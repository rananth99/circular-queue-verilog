==> flow/design.v <==
module bin_counter(input wire clk, reset, in, output wire[3:0] out);
    wire[3:0] t0,t1;
    dfrl d0(clk,reset,in,t0[0],out[0]);
    dfrl d1(clk,reset,in,t0[1],out[1]);
    dfrl d2(clk,reset,in,t0[2],out[2]);
    dfrl d3(clk,reset,in,t0[3],out[3]);
    ha h0(out[0],in,t0[0],t1[0]);
    ha h1(out[1],t1[0],t0[1],t1[1]);
    ha h2(out[2],t1[1],t0[2],t1[2]);
    ha h3(out[3],t1[2],t0[3],t1[3]);
endmodule
module reg_file_slice (input wire clk, reset, wr, rd, input wire [3:0] rd_addr, wr_addr, input wire d_in, output wire d_out);
	wire [0:15] t1,t2;
	wire t3;
	demux16 dm1(wr, wr_addr[3], wr_addr[2], wr_addr[1], wr_addr[0], t1);
	dfrl d0 (clk,reset,t1[0] ,d_in,t2[0]);
	dfrl d1 (clk,reset,t1[1] ,d_in,t2[1]);
	dfrl d2 (clk,reset,t1[2] ,d_in,t2[2]);
	dfrl d3 (clk,reset,t1[3] ,d_in,t2[3]);
	dfrl d4 (clk,reset,t1[4] ,d_in,t2[4]);
	dfrl d5 (clk,reset,t1[5] ,d_in,t2[5]);
	dfrl d6 (clk,reset,t1[6] ,d_in,t2[6]);
	dfrl d7 (clk,reset,t1[7] ,d_in,t2[7]);
	dfrl d8 (clk,reset,t1[8] ,d_in,t2[8]);
	dfrl d9 (clk,reset,t1[9] ,d_in,t2[9]);
	dfrl d10(clk,reset,t1[10],d_in,t2[10]);
	dfrl d11(clk,reset,t1[11],d_in,t2[11]);
	dfrl d12(clk,reset,t1[12],d_in,t2[12]);
	dfrl d13(clk,reset,t1[13],d_in,t2[13]);
	dfrl d14(clk,reset,t1[14],d_in,t2[14]);
    dfrl d15(clk,reset,t1[15],d_in,t2[15]);
	mux16 m1(t2, rd_addr[3], rd_addr[2], rd_addr[1], rd_addr[0], t3);
	and2 a1(t3, rd, d_out);
endmodule
module full_empty(input wire[3:0] front,rear, output wire full, empty);
	wire [3:0] t,out;
	wire t1,t2;
	addsub as1(1, front[0], rear[0], 1, out[0], t[0]);
	addsub as2(1, front[1], rear[1], t[0], out[1], t[1]);
	addsub as3(1, front[2], rear[2], t[1], out[2], t[2]);
	addsub as4(1, front[3], rear[3], t[2], out[3], t[3]);
	invert i1(t[3],t1);
	and5 a1(out[0],out[1],out[2],out[3],t1,full);
	or5 o1(out[0],out[1],out[2],out[3],t1,t2);
	invert i2(t2,empty);
endmodule
module memory(input wire clk, reset, wr, rd, input wire[3:0] wr_addr, rd_addr, input wire[15:0] d_in, output wire[15:0] d_out);
	reg_file_slice r0 (clk,reset,wr,rd,rd_addr,wr_addr,d_in[0], d_out[0]);
	reg_file_slice r1 (clk,reset,wr,rd,rd_addr,wr_addr,d_in[1], d_out[1]);
	reg_file_slice r2 (clk,reset,wr,rd,rd_addr,wr_addr,d_in[2], d_out[2]);
	reg_file_slice r3 (clk,reset,wr,rd,rd_addr,wr_addr,d_in[3], d_out[3]);
	reg_file_slice r4 (clk,reset,wr,rd,rd_addr,wr_addr,d_in[4], d_out[4]);
	reg_file_slice r5 (clk,reset,wr,rd,rd_addr,wr_addr,d_in[5], d_out[5]);
	reg_file_slice r6 (clk,reset,wr,rd,rd_addr,wr_addr,d_in[6], d_out[6]);
	reg_file_slice r7 (clk,reset,wr,rd,rd_addr,wr_addr,d_in[7], d_out[7]);
	reg_file_slice r8 (clk,reset,wr,rd,rd_addr,wr_addr,d_in[8], d_out[8]);
	reg_file_slice r9 (clk,reset,wr,rd,rd_addr,wr_addr,d_in[9], d_out[9]);
	reg_file_slice r10(clk,reset,wr,rd,rd_addr,wr_addr,d_in[10],d_out[10]);
	reg_file_slice r11(clk,reset,wr,rd,rd_addr,wr_addr,d_in[11],d_out[11]);
	reg_file_slice r12(clk,reset,wr,rd,rd_addr,wr_addr,d_in[12],d_out[12]);
	reg_file_slice r13(clk,reset,wr,rd,rd_addr,wr_addr,d_in[13],d_out[13]);
	reg_file_slice r14(clk,reset,wr,rd,rd_addr,wr_addr,d_in[14],d_out[14]);
	reg_file_slice r15(clk,reset,wr,rd,rd_addr,wr_addr,d_in[15],d_out[15]);
endmodule
module fifo(input wire clk,reset,wr,rd, input wire[15:0] d_in, output wire full,empty, output wire[15:0] d_out);
	wire[3:0] front,rear;
	wire[15:0] t;
	wire front_inc,rear_inc,full_,empty_;
	full_empty f0(front,rear,full,empty);
	invert i0(full,full_);
	invert i1(empty,empty_);
	and2 a1(wr,full_,front_inc);
	bin_counter bc0(clk,reset,front_inc,front);
	and2 a2(rd,empty_,rear_inc);
	bin_counter bc1(clk,reset,rear_inc,rear);
	memory m0(clk, reset, front_inc, rear_inc, front, rear, d_in, t);
	dfr16 d0(clk, reset, t, d_out);
endmodule
module invert (input wire i, output wire o);
   assign o = !i;
endmodule
module and2 (input wire i0, i1, output wire o);
  assign o = i0 & i1;
endmodule
module or2 (input wire i0, i1, output wire o);
  assign o = i0 | i1;
endmodule
module xor2 (input wire i0, i1, output wire o);
  assign o = i0 ^ i1;
endmodule
module and3 (input wire i0, i1, i2, output wire o);
   wire t;
   and2 and2_0 (i0, i1, t);
   and2 and2_1 (i2, t, o);
endmodule
module or3 (input wire i0, i1, i2, output wire o);
   wire t;
   or2 or2_0 (i0, i1, t);
   or2 or2_1 (i2, t, o);
endmodule
module xor3 (input wire i0, i1, i2, output wire o);
   wire t;
   xor2 xor2_0 (i0, i1, t);
   xor2 xor2_1 (i2, t, o);
endmodule
module and5(input wire i0, i1, i2, i3, i4, output wire o);
  wire t1;
  and3 a1(i0,i1,i2,t1);
  and3 a2(i3,i4,t1,o);
endmodule
module or5(input wire i0, i1, i2, i3, i4, output wire o);
  wire t1;
  or3 o1(i0,i1,i2,t1);
  or3 o2(i3,i4,t1,o);
endmodule
module mux2 (input wire i0, i1, j, output wire o);
  assign o = (j==0)?i0:i1;
endmodule
module mux4 (input wire [0:3] i, input wire j1, j0, output wire o);
  wire  t0, t1;
  mux2 mux2_0 (i[0], i[1], j0, t0);
  mux2 mux2_1 (i[2], i[3], j0, t1);
  mux2 mux2_2 (t0, t1, j1, o);
endmodule
module mux8 (input wire [0:7] i, input wire j2, j1, j0, output wire o);
  wire  t0, t1;
  mux4 mux4_0 (i[0:3], j1, j0, t0);
  mux4 mux4_1 (i[4:7], j1, j0, t1);
  mux2 mux2_0 (t0, t1, j2, o);
endmodule
module mux16 (input wire [0:15] i, input wire j3, j2, j1, j0, output wire o);
  wire  t0, t1;
  mux8 mux8_0 (i[0:7], j2, j1, j0, t0);
  mux8 mux8_1 (i[8:15], j2, j1, j0, t1);
  mux2 mux2_0 (t0, t1, j3, o);
endmodule
module demux2 (input wire i, j, output wire o0, o1);
  assign o0 = (j==0)?i:1'b0;
  assign o1 = (j==1)?i:1'b0;
endmodule
module demux4 (input wire i, input wire j1, j0, output wire [0:3] o);
  wire  t0, t1;
  demux2 demux2_0 (i, j1, t0, t1);
  demux2 demux2_1 (t0, j0, o[0], o[1]);
  demux2 demux2_2 (t1, j0, o[2], o[3]);
endmodule
module demux8 (input wire i, j2, j1, j0, output wire [0:7] o);
  wire  t0, t1;
  demux2 demux2_0 (i, j2, t0, t1);
  demux4 demux4_0 (t0, j1, j0, o[0:3]);
  demux4 demux4_1 (t1, j1, j0, o[4:7]);
endmodule
module demux16 (input wire i, j3, j2, j1, j0, output wire [0:15] o);
  wire  t0, t1;
  demux2 demux2_0 (i, j3, t0, t1);
  demux8 demux4_0 (t0, j2, j1, j0, o[0:7]);
  demux8 demux4_1 (t1, j2, j1, j0, o[8:15]);
endmodule
module df (input wire clk, in, output wire out);
  reg df_out;
  always@(posedge clk) df_out <= in;
  assign out = df_out;
endmodule
module dfr (input wire clk, reset, in, output wire out);
  wire reset_, df_in;
  invert invert_0 (reset, reset_);
  and2 and2_0 (in, reset_, df_in);
  df df_0 (clk, df_in, out);
endmodule
module dfr16 (input wire clk,reset, input wire [15:0] in, output wire [15:0] out);
  dfr d0(clk,reset, in[0], out[0]);
  dfr d1(clk,reset, in[1], out[1]);
  dfr d2(clk,reset, in[2], out[2]);
  dfr d3(clk,reset, in[3], out[3]);
  dfr d4(clk,reset, in[4], out[4]);
  dfr d5(clk,reset, in[5], out[5]);
  dfr d6(clk,reset, in[6], out[6]);
  dfr d7(clk,reset, in[7], out[7]);
  dfr d8(clk,reset, in[8], out[8]);
  dfr d9(clk,reset, in[9], out[9]);
  dfr d10(clk,reset, in[10], out[10]);
  dfr d11(clk,reset, in[11], out[11]);
  dfr d12(clk,reset, in[12], out[12]);
  dfr d13(clk,reset, in[13], out[13]);
  dfr d14(clk,reset, in[14], out[14]);
  dfr d15(clk,reset, in[15], out[15]);
endmodule
module dfrl (input wire clk, reset, load, in, output wire out);
  wire _in;
  mux2 mux2_0(out, in, load, _in);
  dfr dfr_1(clk, reset, _in, out);
endmodule
module ha(input wire i0, i1, output wire sum, cout);
  xor2 _i0(i0, i1, sum);
  and2 _i1(i0, i1, cout);
endmodule
module fa (input wire i0, i1, cin, output wire sum, cout);
   wire t0, t1, t2;
   xor3 _i0 (i0, i1, cin, sum);
   and2 _i1 (i0, i1, t0);
   and2 _i2 (i1, cin, t1);
   and2 _i3 (cin, i0, t2);
   or3 _i4 (t0, t1, t2, cout);
endmodule
module addsub (input wire addsub, i0, i1, cin, output wire sumdiff, cout);
  wire t;
  fa _i0 (i0, t, cin, sumdiff, cout);
  xor2 _i1 (i1, addsub, t);
endmodule
== From RTL to reports: fifo ==
What the tools print for fifo, step after step.
Line numbers count from 1 in the design file above.
Operators carry their Yosys type and port widths (W data, S select, Z words).
Cell names lack the library's common part.
A cell with -- has no value.

* Top: fifo
* Clock port: clk
* Standard-cell library: sky130hd
* Library corner: tt_025C_1v80

== Word-level counts ==
Counts by Yosys on the flattened word-level netlist (proc, flatten, opt, wreduce; memories kept). Register bits leave out memories and registers merged into their read ports (data or address); mux counts leave out enables and synchronous resets folded into registers. Print and check cells are left out. Cells with the same type and inputs are merged into one.

* Multiplexer cells: 534
* Bitwise gates (word level): 350
* Reduce/logical cells: 4

{| class="wikitable"
|+ Operators with widths
! cell !! number
|-
| $mux W1 || 534
|-
| $and A1 B1 Y1 || 318
|-
| $xor A1 B1 Y1 || 15
|-
| $or A1 B1 Y1 || 12
|-
| $not A1 Y1 || 5
|-
| $logic_not A1 Y1 || 4
|}

* Bits in registers: 280
* Input port bits: 20

== Longest topological paths ==
Depth = most cells in a row (Yosys ltp): at word level without a register or memory, in the mapped netlist without a sequential cell, where the memories' decode and read muxes count.

* Word-level depth: 24
* ABC_AREA: 0
* Mapped depth: 19

== Netlist ==
The flow's flattened synthesis, as Yosys stat reports it; memories are mapped. The netlist is that of the ABC_AREA named above (0 if unset); the other value can give another one.
The area totals of this step are shown rounded.

{| class="wikitable"
|+ Cell types
! cell !! number !! total area (µm²)
|-
| dfxtp_1 || 280 || 5.61E+03
|-
| mux2i_1 || 292 || 2.92E+03
|-
| mux4_2 || 64 || 1.44E+03
|-
| nor2_1 || 263 || 987.197
|-
| buf_2 || 30 || 150.144
|-
| buf_4 || 20 || 150.144
|-
| o211ai_4 || 7 || 148.893
|-
| clkbuf_1 || 34 || 127.622
|-
| buf_6 || 11 || 123.869
|-
| o211ai_2 || 9 || 112.608
|-
| o22ai_1 || 16 || 100.096
|-
| buf_8 || 6 || 90.086
|-
| ha_1 || 7 || 87.584
|-
| fa_1 || 3 || 60.058
|-
| and4bb_2 || 3 || 37.536
|-
| and4b_1 || 3 || 30.029
|-
| nor4b_4 || 1 || 23.773
|-
| inv_1 || 6 || 22.522
|}

Other cell types: 12; their cells: 18.

* Cell count: 1073
* Cell area after synthesis: 12350 µm²
* Sequential part of the area: 5605 µm²
* Flip-flops: 280
* Buffer cells: 102

The figures by module come from a second, unflattened synthesis with its own total; it is not the netlist above.

* Cell total of the unflattened synthesis: 1903
* Area total of the unflattened synthesis: 20410 µm²

Each row is one instance without its submodules.

{| class="wikitable"
|+ By module
! module !! times used !! cells !! area (µm²) !! seq. area (µm²)
|-
| mux2 || 504 || 1 || 15.0 || 0.0
|-
| df || 280 || 1 || 20.0 || 20.0
|-
| demux2 || 240 || 2 || 16.3 || 0.0
|-
| and2 || 322 || 1 || 6.3 || 0.0
|-
| invert || 284 || 1 || 3.8 || 0.0
|-
| xor2 || 20 || 1 || 8.8 || 0.0
|-
| or2 || 12 || 1 || 6.3 || 0.0
|-
| full_empty || 1 || 1 || 3.8 || 0.0
|-
| addsub || 4 || 0 || 0.0 || 0.0
|-
| and3 || 2 || 0 || 0.0 || 0.0
|-
| and5 || 1 || 0 || 0.0 || 0.0
|-
| bin_counter || 2 || 0 || 0.0 || 0.0
|-
| demux16 || 16 || 0 || 0.0 || 0.0
|-
| demux4 || 64 || 0 || 0.0 || 0.0
|}

Modules not listed: 15.

== Timing after synthesis ==
Path of least setup slack by OpenSTA after synthesis, without wires, with an ideal clock, recovery checks aside; 20% of the period is set as input and as output delay. Where synthesis merged equal registers, the netlist keeps one of their names.

* Path kind: reg2out
* Start: reg bc1.d1.dfr_1.df_0.df_out
* End: out full
* Clock period: 8.03 ns
* External output delay: 1.606 ns
* Launch time at the first pin: 0.000 ns
* Data arrival time: 2.911 ns
* Data required time: 6.424 ns
* Setup slack: 3.513 ns
* Path delay: 2.911 ns
* Stages: 12
* Path buffers: 5
* Period reached after synthesis: 4.517 ns

"path delay" = arrival - input delay + setup time.
A path that ends at an output port has no setup time.
"stages" counts driving pins, that of a launching flip-flop among them; a cell with two outputs on the path counts twice.
"period reached after synthesis" = period - worst setup slack (recovery checks aside). The figure is calculated, with input and output delays left at 20% of the set period.
Between the ends stands the longest chain of elaborated cells between them, by number of cells; it is not shown to be the way that was timed. Of several equally long chains one is given.
Each line given opens the expression or statement behind the cell; cells for indexed reads and writes are added by Yosys, which also makes memories of some case tables.

* Path through: dfxtp_1 > buf_4 > buf_4 > buf_2 > inv_1 > fa_1 > fa_1 > inv_1 > fa_1 > buf_2 > buf_4 > nor2_1
* Length of the longest elaborated chain: 13
* Elaborated cells on any way between the ends: 22
* RTL lines with such cells: 5

{| class="wikitable"
|+ Ends and longest elaborated chain, post-synthesis
! item !! RTL line !! source
|-
| from (decl) || 160 || <nowiki>reg df_out;</nowiki>
|-
| from (assign) || 161 || <nowiki>always@(posedge clk) df_out <= in;</nowiki>
|-
| $not A1 Y1 || -- ||
|-
| $and A1 B1 Y1 || 83 || <nowiki>assign o = i0 & i1;</nowiki>
|-
| $or A1 B1 Y1 (2 in a row) || 86 || <nowiki>assign o = i0 | i1;</nowiki>
|-
| $and A1 B1 Y1 || 83 ||
|-
| $or A1 B1 Y1 (2 in a row) || 86 ||
|-
| $and A1 B1 Y1 || 83 ||
|-
| $or A1 B1 Y1 (2 in a row) || 86 ||
|-
| $logic_not A1 Y1 || 80 || <nowiki>assign o = !i;</nowiki>
|-
| $and A1 B1 Y1 (2 in a row) || 83 ||
|-
| to (decl) || 65 || <nowiki>module fifo(input wire clk,reset,wr,rd, input wire[15:0] d_in, output wire full,empty, output wire[15:0] d_out ...</nowiki>
|}

== Path in the finished layout ==
From the final timing report of flow run 1: the path of least setup slack in the routed layout; clock arrival at registers is part of the times.

* Path kind: reg2out
* Start: reg bc0.d0.dfr_1.df_0.df_out
* End: out empty
* Clock period: 3.9 ns
* External output delay: 0.78 ns
* Launch time at the first pin: 0.55 ns
* Data arrival time: 2.68 ns
* Data required time: 3.12 ns
* Setup slack: 0.44 ns
* Stages: 11
* Path buffers: 1

Between the ends stands the longest chain of elaborated cells between them, by number of cells; it is not shown to be the way that was timed. Of several equally long chains one is given.

* Path through: dfxtp_1 > inv_1 > ha_1 > inv_1 > fa_1 > fa_1 > inv_1 > fa_1 > nand2_1 > nor4_2 > dlymetal6s2s_1
* Length of the longest elaborated chain: 16
* Elaborated cells on any way between the ends: 26
* RTL lines with such cells: 4

{| class="wikitable"
|+ Ends and longest elaborated chain, after layout
! item !! RTL line !! source
|-
| from (decl) || 160 || <nowiki>reg df_out;</nowiki>
|-
| from (assign) || 161 || <nowiki>always@(posedge clk) df_out <= in;</nowiki>
|-
| $and A1 B1 Y1 || 83 || <nowiki>assign o = i0 & i1;</nowiki>
|-
| $or A1 B1 Y1 (2 in a row) || 86 || <nowiki>assign o = i0 | i1;</nowiki>
|-
| $and A1 B1 Y1 || 83 ||
|-
| $or A1 B1 Y1 (2 in a row) || 86 ||
|-
| $and A1 B1 Y1 || 83 ||
|-
| $or A1 B1 Y1 (2 in a row) || 86 ||
|-
| $and A1 B1 Y1 || 83 ||
|-
| $or A1 B1 Y1 (2 in a row) || 86 ||
|-
| $logic_not A1 Y1 || 80 || <nowiki>assign o = !i;</nowiki>
|-
| $or A1 B1 Y1 (2 in a row) || 86 ||
|-
| $logic_not A1 Y1 || 80 ||
|-
| to (decl) || 65 || <nowiki>module fifo(input wire clk,reset,wr,rd, input wire[15:0] d_in, output wire full,empty, output wire[15:0] d_out ...</nowiki>
|}

Record of 2 stored runs of the RTL-to-layout flow on fifo, platform sky130hd. The runs are unordered. Constraints: input delay and output delay 20% of the set period each, output load 0.01 pF.
"clock period reached" means the clock period less the worst setup slack. The figure is calculated, with input and output delays left at 20% of the set period.
"time used up by the worst setup path" = time allowed to the worst setup path (clock period - input delay - output delay, where it has them) - its slack; a late launch clock adds to it, a late capture clock takes from it.
"total power of the final layout": no workload was simulated; the value follows from the tool's default switching activity.
The measured numbers are rounded.

=== Flow run 1 ===
{| class="wikitable"
! Setting !! Value
|-
| period_ns || 3.9
|-
| CORE_UTILIZATION || 53
|-
| PLACE_DENSITY_LB_ADDON || 0.11
|-
| HOLD_SLACK_MARGIN || 0.1
|-
| GPL_TIMING_DRIVEN || 1
|-
| GPL_ROUTABILITY_DRIVEN || 1
|-
| CAP_MARGIN || 20
|-
| MAX_ROUTING_LAYER || met4
|-
| CORE_MARGIN || 2
|-
| SLEW_MARGIN || 20
|-
! Result !! Value
|-
| Standard-cell area after layout || 13860 µm²
|-
| Clock period reached || 3.461 ns
|-
| Post-synthesis cell area || 12350 µm²
|-
| Worst hold slack || 0.489 ns
|-
| Area inside the die boundary || 24540 µm²
|-
| Utilization || 60.8%
|-
| Total negative slack || 0.000 ns
|-
| Time used up by the worst setup path || 2.68 ns
|-
| Class of the worst setup path || reg2out
|-
| Setup slack of the worst path || 0.439 ns
|-
| Total power of the final layout || 6.661 mW
|}

=== Flow run 2 ===
{| class="wikitable"
! Setting !! Value
|-
| period_ns || 4.41
|-
| CORE_UTILIZATION || 64
|-
| CAP_MARGIN || 20
|-
| CORE_MARGIN || 2
|-
| SLEW_MARGIN || 20
|-
! Result !! Value
|-
| Standard-cell area after layout || 13570 µm²
|-
| Clock period reached || 4.124 ns
|-
| Post-synthesis cell area || 12350 µm²
|-
| Worst hold slack || 0.489 ns
|-
| Area inside the die boundary || 20420 µm²
|-
| Utilization || 72.1%
|-
| Total negative slack || 0.000 ns
|-
| Time used up by the worst setup path || 3.24 ns
|-
| Class of the worst setup path || reg2out
|-
| Setup slack of the worst path || 0.286 ns
|-
| Total power of the final layout || 5.648 mW
|}
